==> flow/design.v <==
module kernel_lroperator (
	input  [0:2] address_width,
	input  [0:2] address_depth,
	input clk,
	output reg [0:2] rkaddress_width,
	output reg [0:2] rkaddress_depth,
	output reg [0:2] lkaddress_width,
	output reg [0:2] lkaddress_depth,
	output reg [0:2] ckaddress_width,
	output reg [0:2] ckaddress_depth,
	output reg [0:2] bladdress_width,
        output reg [0:2] bladdress_depth,
        output reg [0:2] braddress_width,
        output reg [0:2] braddress_depth,
	output reg [0:2] tkaddress_width,
        output reg [0:2] tkaddress_depth,
        output reg [0:2] bkaddress_width,
        output reg [0:2] bkaddress_depth,
	output reg [0:2] tladdress_width,
        output reg [0:2] tladdress_depth,
        output reg [0:2] traddress_width,
        output reg [0:2] traddress_depth
);
   	always @(posedge clk) begin
		rkaddress_width <= address_width + 1;
		rkaddress_depth <= address_depth;
		lkaddress_width <= address_width - 1;
		lkaddress_depth <= address_depth;
		ckaddress_width <= address_width;
		ckaddress_depth <= address_depth;
		bladdress_width <= address_width - 1;
                bladdress_depth <= address_depth + 1;
                braddress_width <= address_width + 1;
                braddress_depth <= address_depth + 1;
		tkaddress_width <= address_width;
                tkaddress_depth <= address_depth - 1;
                bkaddress_width <= address_width;
                bkaddress_depth <= address_depth + 1;
		tladdress_width <= address_width - 1;
                tladdress_depth <= address_depth - 1;
                traddress_width <= address_width + 1;
                traddress_depth <= address_depth - 1;
	end 
	endmodule
# Step by step through the tools: kernel_lroperator
# The steps from the RTL of kernel_lroperator to its reports follow in flow order.
# Line numbers count from 1 in the design file above.
# Cell names lack the library's common part.
# A cell with n/a has no value.
[inputs]
design = "kernel_lroperator"
clock_port = "clk"
library = "sky130hd"
pvt_corner = "tt_025C_1v80"

# Word level
# Counts by Yosys on the flattened word-level netlist (proc, flatten, opt, wreduce; memories kept). Register bits leave out memories and registers merged into their read ports (data or address); mux counts leave out enables and synchronous resets folded into registers. Print and check cells are left out. Cells with the same type and inputs are merged into one.
[word_totals]
output_inout_bits = 54
ff_bits = 18
wordCells = 10
in_bits = 7
[op_classes]
n_addsub = 4
[op_table]
columns = ["operator", "count"]
rows = [
  ["3-bit by 1-bit adder with 3-bit output with constant B", 2],
  ["3-bit by 1-bit subtractor with 3-bit output with constant B", 2],
]

# Depth
# Yosys ltp: most cells in a row. Word level: on the elaborated netlist, between registers, memories and ports. Mapped: between sequential cells and ports; inverters and the memories' decode and read muxes count.
[logic_depth]
ltp_word = 1
ABC_AREA = 0
mapped_depth = 3

# Mapped cells and area
# Yosys stat after the flow's synthesis: flattened, memories mapped to cells. It holds for the ABC_AREA given above (unset counts as 0); a run with the other value may have another netlist.
[mapped]
ffs = 16
sequential_area_mm2 = 0.0003203
cells = 68
synth_area_mm2 = 0.0007132
buffers = 38
[by_type]
columns = ["type", "count", "type_area_um2"]
rows = [
  ["dfxtp_1", 16, 320.307],
  ["buf_4", 38, 285.274],
  ["ha_1", 4, 50.048],
  ["xor2_1", 4, 35.034],
  ["inv_1", 6, 22.522],
]

# Path before layout
# Path of least setup slack by OpenSTA after synthesis, without wires, with an ideal clock, recovery checks aside; 20% of the period is set as input and as output delay. Where synthesis merged equal registers, the netlist keeps one of their names.
[synth_path]
path_type = "reg-to-output"
from = "register (name not given)"
to = "output bladdress_depth[2]"
path_slack_ns = 0.080
t_arrival_ns = 0.574
stages = 2
delay_ns = 0.574
t_first_pin_ns = 0.000
tclk_ns = 0.818
required_ns = 0.654
path_buffers = 1
synth_period_reached_ns = 0.738
# "delay_ns" is the arrival time less input delay plus setup time.
# At an output port there is no setup time.
# "stages": output pins that drive a net of the path, with the launching flip-flop's if there is one; two outputs of one cell count as two.
# "synth_period_reached_ns" = period - worst setup slack (recovery checks aside). The figure is calculated, with input and output delays left at 20% of the set period.
[synth_between]
path_cell_list = "dfxtp_1 > buf_4"
[synth_lines]
columns = ["element", "line", "rtl"]
rows = [
  ["end: declaration", 12, "output reg [0:2] bladdress_depth,"],
]
# No chain of elaborated cells between the ends is given.

# Timing after layout
# From the final timing report of job 1: the path of least setup slack in the routed layout; clock arrival at registers is part of the times.
[layout_path]
path_type = "reg-to-output"
from = "register (name not given)"
to = "output braddress_width[2]"
t_first_pin_ns = 0.24
tclk_ns = 0.908
path_buffers = 1
stages = 2
t_arrival_ns = 0.76
required_ns = 0.73
path_slack_ns = -0.04
[layout_between]
path_cell_list = "dfxtp_4 > buf_6"
elab_chain_len = 0
cone_cells = 0
[layout_lines]
columns = ["element", "line", "rtl"]
rows = [
  ["end: declaration", 13, "output reg [0:2] braddress_width,"],
]

# 2 stored runs of kernel_lroperator in the flow (synthesis by Yosys, layout by OpenROAD, sky130hd cells), in arbitrary order. Constraints: input delay and output delay 20% of the set period each, output load 0.01 pF.
# "period_reached_ns" = clock period - worst setup slack. The figure is calculated, with input and output delays left at 20% of the set period.
# "worst_path_time_ns" means the part of the period allowed to the worst setup path (the constraints hold back 20% at inputs and 20% at outputs) less its slack; where the path has registers, the arrival times of their clocks count too.
# "totalPower_uw": no workload was simulated; the value follows from the tool's default switching activity.

[[run]]
name = "job 1"
[run.settings]
period_ns = 0.908
CORE_UTILIZATION = 23
SETUP_SLACK_MARGIN = 0.08
PLACE_DENSITY_LB_ADDON = 0.21
CORE_ASPECT_RATIO = 0.5
CELL_PAD_IN_SITES_DETAIL_PLACEMENT = 2
SLEW_MARGIN = 10
CAP_MARGIN = 20
CORE_MARGIN = 2
[run.results]
synth_area_mm2 = 0.0007132
die_area_mm2 = 0.0035893
finish.stdcell_area_mm2 = 0.001255
finish.utilization_pct = 42.1
timing.setup.ws_ns = -0.036
tns_ns = -0.348
hold_ws_ns = 0.211
totalPower_uw = 1917
period_reached_ns = 0.944
worst_path_time_ns = 0.76
worst_setup_path_type = "reg-to-output"

[[run]]
name = "job 2"
[run.settings]
period_ns = 0.993
CORE_UTILIZATION = 29
SETUP_SLACK_MARGIN = -0.02
PLACE_DENSITY_LB_ADDON = 0.15
HOLD_SLACK_MARGIN = 0.22
CELL_PAD_IN_SITES_DETAIL_PLACEMENT = 0
TNS_END_PERCENT = 5
ABC_AREA = 0
CTS_CLUSTER_DIAMETER = 270
CAP_MARGIN = 0
SLEW_MARGIN = 5
CORE_MARGIN = 2
[run.results]
synth_area_mm2 = 0.0007132
die_area_mm2 = 0.0028719
finish.stdcell_area_mm2 = 0.0008408
finish.utilization_pct = 36.9
timing.setup.ws_ns = 0.029
tns_ns = 0.000
hold_ws_ns = 0.424
totalPower_uw = 1357
period_reached_ns = 0.964
worst_path_time_ns = 0.77
worst_setup_path_type = "reg-to-output"
